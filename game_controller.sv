==> flow/design.v <==
module	game_controller	(	
			input	logic	clk,
			input	logic	resetN,
			input	logic	startOfFrame,   
			input	logic	savior_drawing_request,
			input	logic	key_drawing_request,
			input	logic	boarder_drawing_request,
			input	logic	prisoner_drawing_request,
			input	logic	police1_drawing_request,
			input	logic	police2_drawing_request,
			input	logic	police3_drawing_request,
			input logic tc,
			input logic oneSec,
			output logic collisionSaviorBoarder, 
			output logic collisionKeyBoarder,
			output logic collisionSaviorKey,
			output logic collisionSaviorPrisoner,
			output logic collisionKeyPrisoner,
			output logic collisionKeyPolice1,
			output logic collisionKeyPolice2,
			output logic collisionKeyPolice3,
			output logic collisionSaviorPolice1,
			output logic collisionSaviorPolice2,
			output logic collisionSaviorPolice3,
			output logic countLoadN,
			output logic countEnable,
			output logic [1:0]level,
			output logic [1:0]result,
			output logic collisionKBoarderPolice1,
			output logic collisionKBoarderPolice2,
			output logic collisionKBoarderPolice3,
			output logic startLevel2,
			output logic startLevel3,
			output logic [1:0] curr_lives
);
assign collisionSaviorBoarder = (savior_drawing_request == 1'b1 && boarder_drawing_request  == 1'b1 ) ; 
assign collisionKeyBoarder = (key_drawing_request == 1'b1 && boarder_drawing_request  == 1'b1 ) ; 
assign collisionSaviorKey = (savior_drawing_request == 1'b1 && key_drawing_request  == 1'b1 ) ;
assign collisionSaviorPrisoner = (savior_drawing_request == 1'b1 && prisoner_drawing_request  == 1'b1 ) ; 
assign collisionKeyPrisoner = (key_drawing_request == 1'b1 && prisoner_drawing_request  == 1'b1 ) ;  
assign collisionKeyPolice1 = (key_drawing_request == 1'b1 && police1_drawing_request == 1'b1);
assign collisionKeyPolice2 = (key_drawing_request == 1'b1 && police2_drawing_request == 1'b1);
assign collisionKeyPolice3 = (key_drawing_request == 1'b1 && police3_drawing_request == 1'b1);
assign collisionSaviorPolice1 = (savior_drawing_request == 1'b1 && police1_drawing_request == 1'b1);
assign collisionSaviorPolice2 = (savior_drawing_request == 1'b1 && police2_drawing_request == 1'b1);
assign collisionSaviorPolice3 = (savior_drawing_request == 1'b1 && police3_drawing_request == 1'b1);
assign collisionKBoarderPolice1 = (boarder_drawing_request  == 1'b1 && police1_drawing_request == 1'b1);
assign collisionKBoarderPolice2 = (boarder_drawing_request  == 1'b1 && police2_drawing_request == 1'b1);
assign collisionKBoarderPolice3 = (boarder_drawing_request  == 1'b1 && police3_drawing_request == 1'b1);
logic life_flag = 0;
logic [0:1] init_lives = 2'b11;
logic [0:1] lives;
enum logic [2:0] {start,level1, level2, level3, GAMEOVER, WIN } prState, nxtState;
always @(posedge clk or negedge resetN)
begin
	if (!resetN )begin   
		 prState <= start;
		 level<=2'b01;
		 countLoadN<=1'b1;
		 countEnable<=1'b1;
		 result<=2'b00; 
		 startLevel2 <= 0;
		 startLevel3 <= 0;
		 lives <= 3; 
		 life_flag <= 0;
	end
	else begin 	 
		if(startOfFrame)
			life_flag = 0;
		prState <= nxtState;  
		countEnable=1'b1;
		countLoadN=1'b1;
		if(lives <= 0)
			prState <= GAMEOVER;
		case(prState)
			start: 			begin	
								lives = 3;
								countLoadN = 1'b0;
								nxtState = level1;	 
								end
			level1: 			begin	
									   if(collisionSaviorPolice1) begin
											if(!life_flag) begin
												lives -= 1;	             
												life_flag = 1;
											end
										end
										else if(collisionKeyPrisoner) begin
											level = 2'b10; 
											countLoadN = 1'b0;
											startLevel2 = 1;
											nxtState = level2;
										end	
										else if(tc && oneSec) 
											nxtState = GAMEOVER;	
								end
			level2: begin 	
										if(startLevel2 == 1) begin
											lives = 3;
											life_flag = 0;
											startLevel2 = 0;
										end
									   else if(collisionSaviorPolice1 || collisionSaviorPolice2) begin
											if(!life_flag) begin
												lives -= 1;					 
												life_flag = 1;
											end
										end
										else if(collisionKeyPrisoner) begin
											level = 2'b11;
											countLoadN = 1'b0;
											startLevel3 = 1;
											nxtState = level3;	
										end
										else if(tc && oneSec)
											nxtState = GAMEOVER;	
						end
			level3: begin 
										if(startLevel3 == 1) begin
											lives = 3;
											life_flag = 0;
											startLevel3 = 0;
										end
									   else if(collisionSaviorPolice1 || collisionSaviorPolice2 || collisionSaviorPolice3) begin
											if(!life_flag) begin
												lives -= 1;						 
												life_flag = 1;
											end
										end
										else if(collisionKeyPrisoner) begin
											nxtState=WIN;	
										end	
										else if(tc && oneSec)
											nxtState = GAMEOVER;
						end
		      WIN:					begin
											countEnable=1'b0;
											result=2'b01;
											nxtState=start;
										end
			   GAMEOVER:			begin
											countEnable=1'b0;
											result=2'b10;
											nxtState=start;
										end		
		endcase
	end
end	
assign curr_lives = lives;
endmodule
Step by step through the tools: game_controller

What the tools print for game_controller, step after step.
Line numbers count from 1 in the design file above.
Operators: Yosys type, input widths -> output width; for muxes data width and select width s.
Library cell names are shortened.
A cell with n/a has no value.

Top module: game_controller
Clock input: clk
Cell library: sky130hd
Corner: tt_025C_1v80

Word level

Source: Yosys, flattened and elaborated, memories not mapped. Widths are those after wreduce. Registers that Yosys merges into a memory's read port (data or address) are not register bits. Print and check cells do not count.

Add/sub/neg operators: 1
Order comparisons: 1
Equality and inequality tests: 15
Mux-type cells: 44
Reduce/logical cells: 29

Operator list:

| operator            | number |
| $mux 3              | 10 |
| $mux 2              | 11 |
| $ne 2x2->1 const B  | 8 |
| $logic_and 1x1->1   | 15 |
| $pmux 3 s5          | 1 |
| $mux 1              | 15 |
| $reduce_and 4->1    | 2 |
| $pmux 2 s4          | 1 |
| $pmux 2 s2          | 2 |
| $reduce_and 7->1    | 1 |
| $reduce_bool 2->1   | 3 |
| $eq 3x2->1 const B  | 2 |
| $eq 3x3->1 const B  | 2 |
| $ne 3x3->1 const B  | 2 |
| $reduce_and 6->1    | 1 |
| $pmux 1 s3          | 2 |
| $reduce_bool 5->1   | 1 |
| $reduce_bool 4->1   | 1 |
| $pmux 1 s2          | 2 |
| $eq 3x1->1 const B  | 1 |
| $logic_not 3->1     | 1 |
| $reduce_and 3->1    | 1 |
| $logic_or 1x1->1    | 2 |
| $sub 2x1->2 const B | 1 |
| $le 2x1->1 const B  | 1 |
| $reduce_or 2->1     | 1 |

Register bits: 17
Input port bits: 12
Output and inout bits: 24
Elaborated cells: 100

Logic depth

Yosys ltp: most cells in a row. Word level: on the elaborated netlist, between registers, memories and ports. Mapped: between sequential cells and ports; inverters and the memories' decode and read muxes count.

Word-level depth: 6
ABC_AREA: 0
Mapped depth: 5
Mapped depth without buffers: 5

After synthesis

Yosys stat after the flow's synthesis: flattened, memories mapped to cells. It holds for the ABC_AREA given above (unset counts as 0); a run with the other value may have another netlist.
The area totals of this step are shown rounded.

Cell count: 111
Cell area after synthesis: 992 µm²
Sequential area: 447 µm²
Flip-flops: 17
Buffer cells: 4

Cell types:

| cell     | number | area in all (µm²) |
| dfrtp_1  | 9      | 225.216 |
| dfstp_2  | 5      | 131.376 |
| edfxtp_1 | 3      | 90.086 |
| and2_1   | 13     | 81.328 |
| nand2_1  | 11     | 41.29 |
| a21oi_1  | 8      | 40.038 |
| o21ai_0  | 7      | 35.034 |
| nor2_1   | 7      | 26.275 |
| a31oi_1  | 4      | 25.024 |
| nor2b_1  | 4      | 25.024 |
| inv_1    | 6      | 22.522 |
| o21a_1   | 3      | 22.522 |
| o32a_1   | 2      | 20.019 |
| nand2b_1 | 3      | 18.768 |
| a22o_1   | 2      | 17.517 |
| a211oi_1 | 2      | 15.014 |
| buf_2    | 3      | 15.014 |
| ha_1     | 1      | 12.512 |

Other cell types: 17; their cells: 18.

Worst setup path after synthesis

Source: OpenSTA report_checks on the synthesized netlist (no wires, ideal clock, input and output delay 20% of the period each), path of least setup slack; recovery checks are left aside. Register names are those of the netlist, which keeps one name where synthesis merged equal registers.

Kind: input port to flip-flop
Start point: in police1_drawing_request
End point: reg nxtState[0]
Clock period: 2.55 ns
External input delay: 0.510 ns
Setup time: 0.354 ns
Time at the first pin: 0.510 ns
Arrival time: 1.482 ns
Required time: 2.196 ns
Slack: 0.714 ns
Path delay: 1.326 ns
Stages: 4
Path buffers: 0
Period reached after synthesis: 1.836 ns

"path delay" = arrival - input delay + setup time.
"stages" counts driving pins, that of a launching flip-flop among them; a cell with two outputs on the path counts twice.
"period reached after synthesis" = period - worst setup slack (recovery checks aside). The figure is calculated, with input and output delays left at 20% of the set period.
Between the ends stands the longest chain of elaborated cells between them, by number of cells; it is not shown to be the way that was timed. Of several equally long chains one is given.
A line is the first line of the expression or statement that the cell stems from. Yosys adds cells for indexed reads and writes and turns some case tables into memories.
A register here has more assigning lines than the two given.
The path ends at the enable pin of a flip-flop; only ways to that pin are counted.

Cell sequence: or2_0 -> a22o_1 -> a22o_1 -> a211oi_1
Cells in the longest elaborated chain: 5
Elaborated cells on any way between the ends: 7
Classes of those cells: 3 x eq/ne; 4 x reduce/logical

RTL lines, path post-synthesis:

| what                | RTL line | RTL |
| start, declared     | 9        | `input logic police1_drawing_request,` |
| $logic_and 1x1->1   | 44       | `assign collisionSaviorPolice1 = (savior_drawing_request == 1'b1 && police1_drawing_request == 1'b1);` |
| $logic_or 1x1->1 x2 | 124      | `else if(collisionSaviorPolice1 \|\| collisionSaviorPolice2 \|\| collisionSaviorPolice3) begin` |
| $ne 2x2->1          | n/a      |  |
| $reduce_and 7->1    | n/a      |  |
| end, assigned       | 113      | `nxtState = level3;` |
| end, assigned       | 139      | `nxtState=start;` |
| end, declared       | 53       | `enum logic [2:0] {start,level1, level2, level3, GAMEOVER, WIN } prState, nxtState;` |

Path in the finished layout

Path of least setup slack in the final report of flow run 1 (OpenROAD, finished layout, wires in). Where an end is a register, its clock arrival counts in the times.

Kind: flip-flop to output port
Start point: reg lives[1]
End point: out curr_lives[0]
Clock period: 1.67 ns
External output delay: 0.33 ns
Time at the first pin: 0.30 ns
Arrival time: 1.42 ns
Required time: 1.34 ns
Slack: -0.08 ns
Stages: 2
Path buffers: 1

A register here has more assigning lines than the two given.

Cell sequence: dfstp_2 -> clkdlybuf4s50_1
Cells in the longest elaborated chain: 0
Elaborated cells on any way between the ends: 0
Source lines of those cells: 0

RTL lines, path post-layout:

| what            | RTL line | RTL |
| start, declared | 52       | `logic [0:1] lives;` |
| start, assigned | 64       | `lives <= 3;` |
| start, assigned | 77       | `lives = 3;` |
| end, declared   | 34       | `output logic [1:0] curr_lives` |

Flow measurements of game_controller on sky130hd: 2 stored runs with different settings, listed in no order. Input and output delays are each 20% of the period that was set; the output load is 0.01 pF.
By "reached clock period" is meant the clock period of the run minus its worst setup slack. This is arithmetic on one report: input and output delays are still those of the set period (20% each).
"allowed time less slack (worst setup path)" means the part of the period allowed to the worst setup path (the constraints hold back 20% at inputs and 20% at outputs) less its slack; where the path has registers, the arrival times of their clocks count too.
By "overall power" is meant OpenSTA's value without simulated activity: inputs other than the clock are taken to toggle once in ten clock periods, and the tool carries that through the logic.
Results are given in rounded form.
Settings: . = not set for that run.

| item                                            | flow run 1               | flow run 2                |
| period_ns                                       | 1.67                     | 2.68                      |
| CORE_UTILIZATION                                | 37                       | 34                        |
| SETUP_SLACK_MARGIN                              | -0.12                    | .                         |
| PLACE_DENSITY_LB_ADDON                          | 0.06                     | .                         |
| CORE_MARGIN                                     | 10                       | 2                         |
| CELL_PAD_IN_SITES_GLOBAL_PLACEMENT              | 1                        | .                         |
| CELL_PAD_IN_SITES_DETAIL_PLACEMENT              | 1                        | .                         |
| GPL_ROUTABILITY_DRIVEN                          | 1                        | .                         |
| MAX_ROUTING_LAYER                               | met5                     | met4                      |
| CAP_MARGIN                                      | 20                       | 10                        |
| SLEW_MARGIN                                     | 20                       | 30                        |
| ABC_AREA                                        | .                        | 1                         |
| GPL_TIMING_DRIVEN                               | .                        | 0                         |
| CTS_CLUSTER_SIZE                                | .                        | 81                        |
| MIN_ROUTING_LAYER                               | .                        | met2                      |
| allowed time less slack (worst setup path) (ns) | 1.42                     | 1.45                      |
| type of the worst setup path                    | flip-flop to output port | input port to output port |
| utilization                                     | 0.588                    | 0.492                     |
| worst setup slack after layout (ns)             | -0.082                   | 0.153                     |
| netlist area reported by Yosys (µm²)            | 992                      | 1040                      |
| reached clock period (ns)                       | 1.752                    | 2.527                     |
| standard-cell area after routing (µm²)          | 1480                     | 1460                      |
| total negative setup slack (ns)                 | -0.518                   | 0.000                     |
| overall power (µW)                              | 2080                     | 1410                      |
| overall die area (µm²)                          | 5150                     | 3520                      |
